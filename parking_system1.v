==> flow/design.v <==
`timescale 1ns / 1ps
module parking_system( 
    input clk,
    input reset_n,
    input sensor_entrance, 
    input sensor_exit, 
    input [1:0] password_1, 
    input [1:0] password_2,
    output wire GREEN_LED,
    output wire RED_LED,
    output reg [6:0] HEX_1,
    output reg [6:0] HEX_2
);
parameter IDLE = 3'b000, 
          WAIT_PASSWORD = 3'b001, 
          WRONG_PASS = 3'b010, 
          RIGHT_PASS = 3'b011, 
          STOP = 3'b100,
          NO_ENTRY = 3'b101;
reg [2:0] current_state, next_state;
reg [31:0] counter_wait;
reg red_tmp, green_tmp;
reg [4:0] vehicle_count;  
always @(posedge clk or negedge reset_n)
begin
    if (!reset_n)
        current_state <= IDLE;
    else
        current_state <= next_state;
end
always @(posedge clk or negedge reset_n)
begin
    if (!reset_n)
        counter_wait <= 0;
    else if (current_state == WAIT_PASSWORD)
        counter_wait <= counter_wait + 1;
    else
        counter_wait <= 0;
end
always @(posedge clk or negedge reset_n)
begin
    if (!reset_n)
        vehicle_count <= 0;
    else begin
        if (current_state == RIGHT_PASS && sensor_entrance && !sensor_exit && vehicle_count < 20)
            vehicle_count <= vehicle_count + 1;
        else if (sensor_exit && vehicle_count > 0)
            vehicle_count <= vehicle_count - 1;
    end
end
always @(*)
begin
    case(current_state)
        IDLE: begin
            if (sensor_entrance == 1) begin
                if (vehicle_count < 20)
                    next_state = WAIT_PASSWORD;
                else
                    next_state = NO_ENTRY;
            end else
                next_state = IDLE;
        end
        WAIT_PASSWORD: begin
            if (counter_wait <= 3)
                next_state = WAIT_PASSWORD;
            else if ((password_1 == 2'b01) && (password_2 == 2'b10))
                next_state = RIGHT_PASS;
            else
                next_state = WRONG_PASS;
        end
        WRONG_PASS: begin
            if ((password_1 == 2'b01) && (password_2 == 2'b10))
                next_state = RIGHT_PASS;
            else
                next_state = WRONG_PASS;
        end
        RIGHT_PASS: begin
            if (sensor_entrance && sensor_exit)
                next_state = STOP;
            else if (sensor_exit)
                next_state = IDLE;
            else
                next_state = RIGHT_PASS;
        end
        STOP: begin
            if ((password_1 == 2'b01) && (password_2 == 2'b10))
                next_state = RIGHT_PASS;
            else
                next_state = STOP;
        end
        NO_ENTRY: begin
            if (sensor_exit == 1)
                next_state = IDLE;
            else
                next_state = NO_ENTRY;
        end
        default: next_state = IDLE;
    endcase
end
always @(posedge clk)
begin
    case(current_state)
        IDLE: begin
            green_tmp = 0;
            red_tmp = 0;
            HEX_1 = 7'b1111111;
            HEX_2 = 7'b1111111;
        end
        WAIT_PASSWORD: begin
            green_tmp = 0;
            red_tmp = 1;
            HEX_1 = 7'b0000110;  
            HEX_2 = 7'b0101011;  
        end
        WRONG_PASS: begin
            green_tmp = 0;
            red_tmp = ~red_tmp;
            HEX_1 = 7'b0000110;  
            HEX_2 = 7'b0000110;  
        end
        RIGHT_PASS: begin
            green_tmp = ~green_tmp;
            red_tmp = 0;
            HEX_1 = 7'b0000010;  
            HEX_2 = 7'b1000000;  
        end
        STOP: begin
            green_tmp = 0;
            red_tmp = ~red_tmp;
            HEX_1 = 7'b0010010;  
            HEX_2 = 7'b0001100;  
        end
        NO_ENTRY: begin
            green_tmp = 0;
            red_tmp = 1;
            HEX_1 = 7'b1000000;  
            HEX_2 = 7'b0101011;  
        end
    endcase
end
assign RED_LED = red_tmp;
assign GREEN_LED = green_tmp;
endmodule
# Reports on parking_system
# The steps from the RTL of parking_system to its reports follow in flow order.
# Lines are those of the file above, counted from 1.
# Cell names lack the library's common part.
# Not given: n/a
[setup] top_module="parking_system" clock_port="clk" cell_library="sky130hd" lib_corner="tt_025C_1v80"

# Elaborated design
# Yosys after proc, flatten, opt, wreduce and memory -nomap, before mapping. Memory bits, and registers merged into a memory's read port (data or address), are not among the register bits. Print and check cells are not counted. Equal cells are merged and count once.
[op_classes] n_addsub=3 cmp=3 eq_ne=7 mux=16 logic=2 n_reduce_logical=18
[op_table] operator="parallel mux 7 bit (select 5 bit)" count=2
[op_table] operator="adder 32 x 1 -> 32 bit (second input constant)" count=1
[op_table] operator="<= comparator 32 x 2 -> 1 bit (second input constant)" count=1
[op_table] operator="two-way mux 32 bit" count=1
[op_table] operator="parallel mux 3 bit (select 6 bit)" count=1
[op_table] operator="two-way mux 3 bit" count=5
[op_table] operator="nonzero test 5 bit" count=2
[op_table] operator="two-way mux 5 bit" count=2
[op_table] operator="OR reduction 2 bit" count=4
[op_table] operator="logical AND 1 bit" count=6
[op_table] operator="equality test 3 x 2 -> 1 bit (second input constant)" count=2
[op_table] operator="equality test 3 bit (second input constant)" count=2
[op_table] operator="adder 5 x 1 -> 5 bit (second input constant)" count=1
[op_table] operator="subtractor 5 x 1 -> 5 bit (second input constant)" count=1
[op_table] operator="greater-than comparator 5 x 1 -> 1 bit (second input constant)" count=1
[op_table] operator="< comparator 5 bit (second input constant)" count=1
[op_table] operator="OR reduction 5 bit" count=1
[op_table] operator="nonzero test 2 bit" count=2
[op_table] operator="two-way mux 2 bit" count=2
[op_table] operator="equality test 3 x 1 -> 1 bit (second input constant)" count=1
[op_table] operator="zero test 3 bit" count=1
[op_table] operator="nonzero test 3 bit" count=1
[op_table] operator="parallel mux 1 bit (select 3 bit)" count=1
[op_table] operator="inverter 1 bit" count=2
[op_table] operator="equality test 2 x 1 -> 1 bit (second input constant)" count=1
[op_table] operator="equality test 2 bit (second input constant)" count=1
[op_table] operator="parallel mux 1 bit (select 2 bit)" count=1
[op_table] operator="zero test 1 bit" count=1
[op_table] operator="two-way mux 1 bit" count=1
[word_totals] register_bits=56 elab_cells=56

# Logic depth
# Yosys ltp: most cells in a row. Word level: on the elaborated netlist, between registers, memories and ports. Mapped: between sequential cells and ports; inverters and the memories' decode and read muxes count.
[logic_depth] depth_word=5 abc_area=1 ltp_mapped=12 mapped_depth_nobuf=12

# Mapped cells and area
# Source: synth_stat.txt of the flow (Yosys; design flattened, memories mapped). It holds for the ABC_AREA given above (unset counts as 0); a run with the other value may have another netlist.
# The area totals of this step are shown rounded.
[synth_totals] mapped_cells=417 mapped_area_um2=3100 seq_area_um2=1470 ff_cells=56 buf_cells=6
[types] cell="dfrtp_1" count=42 area_total_um2=1.05E+03
[types] cell="nand2_1" count=110 area_total_um2=412.896
[types] cell="edfxtp_1" count=13 area_total_um2=390.374
[types] cell="nor2_1" count=84 area_total_um2=315.302
[types] cell="inv_1" count=52 area_total_um2=195.187
[types] cell="nand3_1" count=27 area_total_um2=135.13
[types] cell="a21oi_1" count=15 area_total_um2=75.072
[types] cell="o21ai_0" count=13 area_total_um2=65.062
[types] cell="ha_1" count=4 area_total_um2=50.048
[types] cell="nand4_1" count=7 area_total_um2=43.792
[types] cell="nor2_2" count=7 area_total_um2=43.792
[types] cell="xor2_1" count=5 area_total_um2=43.792
[types] cell="nor3_1" count=7 area_total_um2=35.034
[types] cell="nor2_4" count=3 area_total_um2=33.782
[types] cell="nand2_2" count=5 area_total_um2=31.28
[types] cell="dfstp_2" count=1 area_total_um2=26.275
[types] cell="buf_4" count=3 area_total_um2=22.522
[types] cell="fa_1" count=1 area_total_um2=20.019
# Not listed: further types 11, cells in them 18.

# Timing after synthesis
# Path of least setup slack by OpenSTA after synthesis, without wires, with an ideal clock, recovery checks aside; 20% of the period is set as input and as output delay. Where synthesis merged equal registers, the netlist keeps one of their names.
[synth_path] path_kind="input to register" startpoint="input sensor_exit" endpoint="register vehicle_count[4]" clock_period_ns=2.86 setup_time_ns=0.117 arrival_ns=1.845 required_time_ns=2.743 slack_ns=0.898 delay_ns=1.390 path_stages=11 period_less_setup_slack_ns=1.962
# "delay_ns" = arrival - input delay + setup time.
# "path_stages" counts driving pins, that of a launching flip-flop among them; a cell with two outputs on the path counts twice.
# "period_less_setup_slack_ns" = period - worst setup slack (recovery checks aside). The figure is calculated, with input and output delays left at 20% of the set period.
# The rows between start and end are the longest chain of elaborated cells between them; the timing report does not say that the signal goes this way. Where chains are equally long, one stands for them.
# Each line given opens the expression or statement behind the cell; cells for indexed reads and writes are added by Yosys, which also makes memories of some case tables.
# A register here has more assigning lines than the two given.
[synth_between] path_cell_list="inv_1 nand2_1 nor2_1 inv_1 fa_1 a21oi_1 nor2_1 o21ai_0 nand2_1 nand2_1 nand2_1" elab_chain_len=4
[synth_rtl] element="start, declared" line_no=6 source="input sensor_exit,"
[synth_rtl] element="zero test 1 bit" line_no=45 source="if (current_state == RIGHT_PASS && sensor_entrance && !sensor_exit && vehicle_count < 20)"
[synth_rtl] element="logical AND 1 bit (2 in a row)" line_no=45
[synth_rtl] element="two-way mux 5 bit" line_no=45
[synth_rtl] element="end, assigned" line_no=46 source="vehicle_count <= vehicle_count + 1;"
[synth_rtl] element="end, assigned" line_no=48 source="vehicle_count <= vehicle_count - 1;"
[synth_rtl] element="end, declared" line_no=23 source="reg [4:0] vehicle_count;"

# Worst path after layout
# From the final timing report of run A: the path of least setup slack in the routed layout; clock arrival at registers is part of the times.
[layout_path] path_kind="input to register" startpoint="input sensor_exit" endpoint="register vehicle_count[4]" clock_period_ns=3.88 setup_time_ns=0.10 arrival_ns=2.81 required_time_ns=4.07 slack_ns=1.26 path_stages=12
# The rows between start and end are the longest chain of elaborated cells between them; the timing report does not say that the signal goes this way. Where chains are equally long, one stands for them.
# A register here has more assigning lines than the two given.
[layout_between] path_cell_list="clkdlybuf4s50_1 inv_1 nand2_1 nor2_1 inv_1 fa_1 a21oi_1 nor2_1 o21ai_0 nand2_1 nand2_1 nand2_1" elab_chain_len=4
[layout_rtl] element="start, declared" line_no=6 source="input sensor_exit,"
[layout_rtl] element="zero test 1 bit" line_no=45 source="if (current_state == RIGHT_PASS && sensor_entrance && !sensor_exit && vehicle_count < 20)"
[layout_rtl] element="logical AND 1 bit (2 in a row)" line_no=45
[layout_rtl] element="two-way mux 5 bit" line_no=45
[layout_rtl] element="end, assigned" line_no=46 source="vehicle_count <= vehicle_count + 1;"
[layout_rtl] element="end, assigned" line_no=48 source="vehicle_count <= vehicle_count - 1;"
[layout_rtl] element="end, declared" line_no=23 source="reg [4:0] vehicle_count;"

# Measured data: module parking_system, platform sky130hd, 2 stored runs of the flow under differing settings, order arbitrary. Input and output delays are each 20% of the period that was set; the output load is 0.01 pF.
# "clock_period_reached_ns" is the run's clock period less its worst setup slack. It is reckoned from that one timing run; input and output delays stay at 20% of the period that was set.
# "worst_path_ns" means the part of the period allowed to the worst setup path (the constraints hold back 20% at inputs and 20% at outputs) less its slack; where the path has registers, the arrival times of their clocks count too.
# Results are given in rounded form.
run="run A" settings period_ns=3.88 CORE_UTILIZATION=25 SETUP_SLACK_MARGIN=0.56 PLACE_DENSITY_LB_ADDON=0.23 TNS_END_PERCENT=55 ABC_AREA=1 MIN_ROUTING_LAYER="met1" CAP_MARGIN=20 CORE_MARGIN=2 SLEW_MARGIN=20
run="run A" results fin_tns_ns=0.000 ys_area_um2=3100 clock_period_reached_ns=2.616 design.die.area_um2=13300 worstSetupSlack_ns=1.26 final_stdcell_area_um2=3650 worst_path_ns=1.84 worst_setup_path_type="input to register"
run="run B" settings period_ns=2.16 CORE_UTILIZATION=70 PLACE_DENSITY=0.94 CORE_ASPECT_RATIO=0.57 CELL_PAD_IN_SITES_DETAIL_PLACEMENT=2 TNS_END_PERCENT=80 GPL_ROUTABILITY_DRIVEN=0 SLEW_MARGIN=5 CAP_MARGIN=20 CORE_MARGIN=2
run="run B" outcome="no final report: placement broke off with DPL-0033"
